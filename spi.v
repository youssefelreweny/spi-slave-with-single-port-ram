==> flow/design.v <==
module spi_slave (
    input clk,          
    input rst_n,        
    input mosi,         
    input ss_n,         
    output reg miso,         
    output reg [9:0] rx_data,  
    output reg rx_valid,     
    input [7:0] tx_data,  
    input tx_valid      
);
localparam IDLE         = 3'b000,
           CHK_CMD      = 3'b001,
           WRITE        = 3'b010,
           READ_DATA    = 3'b011,
           READ_ADDRESS = 3'b100;
reg [9:0] shift_reg;
reg [2:0] cs,ns;
reg [3:0] bit_cnt;
reg read_data_or_addr;  
reg finished_read_flag;
reg [2:0] tx_bit_cnt;  
reg [3:0] flag=0;
reg flag2 =0;
always @(posedge clk , negedge rst_n) begin
    if (~rst_n) begin
        cs<=IDLE;
    end
    else 
        cs<=ns;
end
always @(cs,mosi,ss_n) begin
    case (cs)
        IDLE: begin
            if (ss_n == 0) begin
                ns = CHK_CMD;
            end
            else ns = IDLE;
        end
        CHK_CMD: begin
            if (ss_n == 0) begin
                if (mosi == 0) begin
                    ns = WRITE;
                end else if(mosi == 1)begin
                    if (!read_data_or_addr) begin 
                        ns = READ_ADDRESS;
                    end else begin
                        ns = READ_DATA;
                    end
                end
            end
            else ns = IDLE;
        end
        WRITE: begin
            if (ss_n == 0 && bit_cnt <= 4'd10) begin
                ns = WRITE;
            end
            else ns = IDLE;
        end
        READ_ADDRESS: begin
            if (ss_n == 0 && bit_cnt <= 4'd10) begin
                ns = READ_ADDRESS;
            end
            else begin ns = IDLE; read_data_or_addr = 1;end
        end
        READ_DATA: begin
            if (ss_n == 0 && finished_read_flag == 0) begin
                ns = READ_DATA;
            end
            else begin ns = IDLE; read_data_or_addr = 0; end
        end
        default: ns = IDLE; 
    endcase
end
integer i=0;
always @(posedge clk) begin
        case (cs)
                IDLE: begin    
                    bit_cnt <= 0;
                    rx_valid <= 0;
                    tx_bit_cnt <= 0;
                    finished_read_flag <= 0;
                    shift_reg <= 0;
                    read_data_or_addr <= 0;
                end
                CHK_CMD: begin
                end
                WRITE: begin
                    if (bit_cnt ==9) begin
                        rx_data <= shift_reg;
                        rx_valid <= 1;
                    end
                    else begin
                    shift_reg <= {shift_reg[8:0], mosi};
                    bit_cnt <= bit_cnt + 1;
                    end
                end
                READ_ADDRESS: begin
                    shift_reg = {shift_reg[8:0], mosi};
                    bit_cnt = bit_cnt + 1;  
                    if (bit_cnt == 10) begin
                        rx_data = shift_reg;
                        rx_valid = 1;
                        bit_cnt = bit_cnt + 1;
                    end
                end
                READ_DATA: begin
                    shift_reg = {shift_reg[8:0], mosi};
                    bit_cnt = bit_cnt + 1;  
                    if (bit_cnt == 10) begin
                        rx_data = shift_reg;
                        rx_valid = 1;
                        bit_cnt = bit_cnt + 1;
                    end
                    if (tx_valid) begin
                    miso <= tx_data[7 - tx_bit_cnt];
                    tx_bit_cnt <= tx_bit_cnt + 1;
                    if (tx_bit_cnt == 7) begin
                        finished_read_flag <= 1;
                    end
                end else begin
                    miso <= 0;  
                end
                end
                default: begin
                    bit_cnt <= 0;
                    rx_valid <= 0;
                    miso <= 0;
                end
            endcase
end
endmodule
### Tool chain data of spi_slave

Tool output for the design above, in the order of the flow.
Lines are those of the file above, counted from 1.
Not given: -

* top: spi_slave
* clock port: clk
* library: sky130hd
* timing corner: tt_025C_1v80

### Elaborated design

Source: Yosys, flattened and elaborated, memories not mapped. Widths are those after wreduce. Registers that Yosys merges into a memory's read port (data or address) are not register bits. Print and check cells do not count. Equal cells are merged and count once.

* register bits: 33
* input port bits: 13
* output and inout bits: 12
* elaborated cells: 68

* $add $sub $neg: 4
* $lt $le $gt $ge: 1
* eq/ne operators: 12
* shift-type cells: 1
* multiplexer cells: 25
* bitwise operators: 3
* reductions and logical operators: 14

Operator list (count)
* parallel mux 10 bit (select 3 bit): 1
* 2-to-1 mux 10 bit: 3
* parallel mux 10 bit (select 2 bit): 1
* parallel mux 3 bit (select 5 bit): 1
* parallel mux 4 bit (select 3 bit): 1
* 2-to-1 mux 3 bit: 4
* AND reduction 3 bit: 3
* != test 2 bit with constant B: 4
* adder 4 x 1 -> 4 bit with constant B: 2
* equality test 4 bit with constant B: 2
* indexed select 8 x 4 -> 1 bit: 1
* 2-to-1 mux 4 bit: 2
* AND reduction 2 bit: 3
* equality test 3 x 2 -> 1 bit with constant B: 2
* equality test 3 bit with constant B: 2
* nonzero test 3 bit: 2
* parallel mux 3 bit (select 2 bit): 1
* 2-to-1 mux 1 bit: 6
* subtractor 3 x 3 -> 4 bit with constant A: 1
* less-or-equal comparator 4 bit with constant B: 1
* OR reduction 4 bit: 1
* parallel mux 1 bit (select 2 bit): 2
* 2-to-1 mux 2 bit: 2
* inverter 1 bit: 3
* adder 3 x 1 -> 3 bit with constant B: 1
* equality test 3 x 1 -> 1 bit with constant B: 1
* logical NOT 3 bit: 1
* parallel mux 1 bit (select 3 bit): 1

Not listed: further kinds 4, cells in them 5.

### Depth

Depth = most cells in a row (Yosys ltp): at word level without a register or memory, in the mapped netlist without a sequential cell, where the memories' decode and read muxes count.

* word-level depth: 4
* ABC_AREA: 0
* gate-level depth with buffers: 6
* mapped depth without buffers: 6

### Synthesis result

The flow's flattened synthesis, as Yosys stat reports it; memories are mapped. The netlist is that of the ABC_AREA named above (0 if unset); the other value can give another one.

Cell types
* sky130_fd_sc_hd__edfxtp_1: count 30, total area 900.864 sq um
* sky130_fd_sc_hd__mux2_1: count 9, total area 101.347 sq um
* sky130_fd_sc_hd__dfrtp_1: count 4, total area 100.096 sq um
* sky130_fd_sc_hd__ha_1: count 7, total area 87.584 sq um
* sky130_fd_sc_hd__nor2b_1: count 11, total area 68.816 sq um
* sky130_fd_sc_hd__nand2_1: count 9, total area 33.782 sq um
* sky130_fd_sc_hd__nor2_1: count 9, total area 33.782 sq um
* sky130_fd_sc_hd__a21oi_1: count 6, total area 30.029 sq um
* sky130_fd_sc_hd__dfstp_2: count 1, total area 26.275 sq um
* sky130_fd_sc_hd__xor2_1: count 3, total area 26.275 sq um
* sky130_fd_sc_hd__inv_1: count 6, total area 22.522 sq um
* sky130_fd_sc_hd__mux4_2: count 1, total area 22.522 sq um
* sky130_fd_sc_hd__a32o_1: count 2, total area 20.019 sq um
* sky130_fd_sc_hd__buf_2: count 4, total area 20.019 sq um
* sky130_fd_sc_hd__mux2i_1: count 2, total area 20.019 sq um
* sky130_fd_sc_hd__nand3_1: count 4, total area 20.019 sq um
* sky130_fd_sc_hd__nor3_1: count 4, total area 20.019 sq um
* sky130_fd_sc_hd__nor3_2: count 2, total area 20.019 sq um

Other cell types: 19; their cells: 23.

* cells in the netlist: 137
* synthesis area: 1731.7 sq um
* area of sequential cells: 1027.2 sq um
* flip-flop cells: 35
* buffer cells: 6

### Worst setup path after synthesis

Path of least setup slack by OpenSTA after synthesis, without wires, with an ideal clock, recovery checks aside; 20% of the period is set as input and as output delay. Where synthesis merged equal registers, the netlist keeps one of their names.

* kind: register -> register
* start point: reg bit_cnt[0]
* end point: reg shift_reg[0]
* period: 1.84 ns
* setup time: 0.380 ns
* time at the first pin: 0.000 ns
* arrival: 1.475 ns
* required time: 1.460 ns
* setup slack: -0.015 ns
* delay of the path: 1.855 ns
* stages: 4
* path buffers: 0
* synthesis period reached: 1.855 ns

"delay of the path" is the arrival time less input delay plus setup time.
"stages" counts driving pins, that of a launching flip-flop among them; a cell with two outputs on the path counts twice.
"synthesis period reached" = period - worst setup slack (recovery checks aside). The figure is calculated, with input and output delays left at 20% of the set period.
Between the ends stands the longest chain of elaborated cells between them, by number of cells; it is not shown to be the way that was timed. Of several equally long chains one is given.
A line is the first line of the expression or statement that the cell stems from. Yosys adds cells for indexed reads and writes and turns some case tables into memories.
A register here has more assigning lines than the two given.
Only ways into the end's enable, where the timed path ends, are counted here.

* path through: sky130_fd_sc_hd__edfxtp_1 sky130_fd_sc_hd__ha_1 sky130_fd_sc_hd__and3_1 sky130_fd_sc_hd__a21oi_1
* cells in the longest elaborated chain: 3
* elaborated cells on any way between the ends: 3
* RTL lines with such cells: 1
* those cells by class: eq/ne: 2; reduce/logical: 1

Ends and longest elaborated chain, post-synthesis
* start: declaration: RTL line 19 `reg [3:0] bit_cnt;`
* start: assignment: RTL line 95 `bit_cnt <= bit_cnt + 1;`
* start: assignment: RTL line 100 `bit_cnt = bit_cnt + 1;`
* equality test 4 bit: RTL line 89 `if (bit_cnt ==9) begin`
* != test 2 bit
* AND reduction 2 bit
* end: assignment: RTL line 94 `shift_reg <= {shift_reg[8:0], mosi};`
* end: assignment: RTL line 99 `shift_reg = {shift_reg[8:0], mosi};`
* end: declaration: RTL line 17 `reg [9:0] shift_reg;`

### Timing after layout

From the final timing report of run 1: the path of least setup slack in the routed layout; clock arrival at registers is part of the times.

* kind: register -> register
* start point: reg bit_cnt[0]
* end point: reg rx_data[9]
* period: 1.74 ns
* setup time: 0.28 ns
* time at the first pin: 0.28 ns
* arrival: 1.81 ns
* required time: 1.74 ns
* setup slack: -0.07 ns
* stages: 6
* path buffers: 1

Between the ends stands the longest chain of elaborated cells between them, by number of cells; it is not shown to be the way that was timed. Of several equally long chains one is given.
A register here has more assigning lines than the two given.
Only ways into the end's enable, where the timed path ends, are counted here.

* path through: sky130_fd_sc_hd__edfxtp_1 sky130_fd_sc_hd__buf_4 sky130_fd_sc_hd__ha_2 sky130_fd_sc_hd__nand3_1 sky130_fd_sc_hd__o21ai_4 sky130_fd_sc_hd__o21a_4
* cells in the longest elaborated chain: 4
* elaborated cells on any way between the ends: 6
* those cells by class: add/sub: 1; eq/ne: 4; reduce/logical: 1

Ends and longest elaborated chain, after layout
* start: declaration: RTL line 19 `reg [3:0] bit_cnt;`
* start: assignment: RTL line 95 `bit_cnt <= bit_cnt + 1;`
* start: assignment: RTL line 100 `bit_cnt = bit_cnt + 1;`
* adder 4 x 1 -> 4 bit: RTL line 109 `bit_cnt = bit_cnt + 1;`
* equality test 4 bit: RTL line 110 `if (bit_cnt == 10) begin`
* != test 2 x 1 -> 1 bit
* AND reduction 3 bit
* end: assignment: RTL line 102 `rx_data = shift_reg;`
* end: assignment: RTL line 111 `rx_data = shift_reg;`
* end: declaration: RTL line 7 `output reg [9:0] rx_data,`

Data sheet: physical implementation of spi_slave

2 stored runs of spi_slave in the flow (synthesis by Yosys, layout by OpenROAD, sky130hd cells), in arbitrary order. Constraints: input delay and output delay 20% of the set period each, output load 0.01 pF.
By "period achieved" is meant the clock period of the run minus its worst setup slack. This is arithmetic on one report: input and output delays are still those of the set period (20% each).
By "time of the worst setup path" is meant the share of the clock period that the worst setup path is allowed (20% is reserved at inputs, 20% at outputs), minus its slack. Clock arrival times at its registers enter into it.
"power consumption" rests on the timing tool's default activity at the inputs, not on a simulated workload.

### Run 1

Settings: `period_ns=1.74`, `CORE_UTILIZATION=22`, `PLACE_DENSITY_LB_ADDON=0.23`, `CORE_ASPECT_RATIO=1.05`, `CELL_PAD_IN_SITES_GLOBAL_PLACEMENT=2`, `GPL_TIMING_DRIVEN=0`, `SLEW_MARGIN=0`, `MAX_ROUTING_LAYER=met5`, `CAP_MARGIN=20`, `CORE_MARGIN=2`

- Chip area in the Yosys report: 1731.7 sq um
- Die area: 8597.0 sq um
- Standard-cell area after layout: 2396.1 sq um
- Utilization: 31.0%
- Setup slack of the worst path: -0.069 ns
- Total negative setup slack: -1.301 ns
- Power consumption: 0.00244 W
- Period achieved: 1.809 ns
- Time of the worst setup path: 1.81 ns
- Type of the worst setup path: register -> register

### Run 2

Settings: `period_ns=2.69`, `CORE_UTILIZATION=62`, `SETUP_SLACK_MARGIN=0.12`, `PLACE_DENSITY_LB_ADDON=0.2`, `CELL_PAD_IN_SITES_DETAIL_PLACEMENT=1`, `TNS_END_PERCENT=15`, `ABC_AREA=1`, `CTS_CLUSTER_DIAMETER=370`, `MAX_ROUTING_LAYER=met4`, `CAP_MARGIN=20`, `CORE_MARGIN=2`, `SLEW_MARGIN=20`

No results, clock tree synthesis failed with DPL-0033.
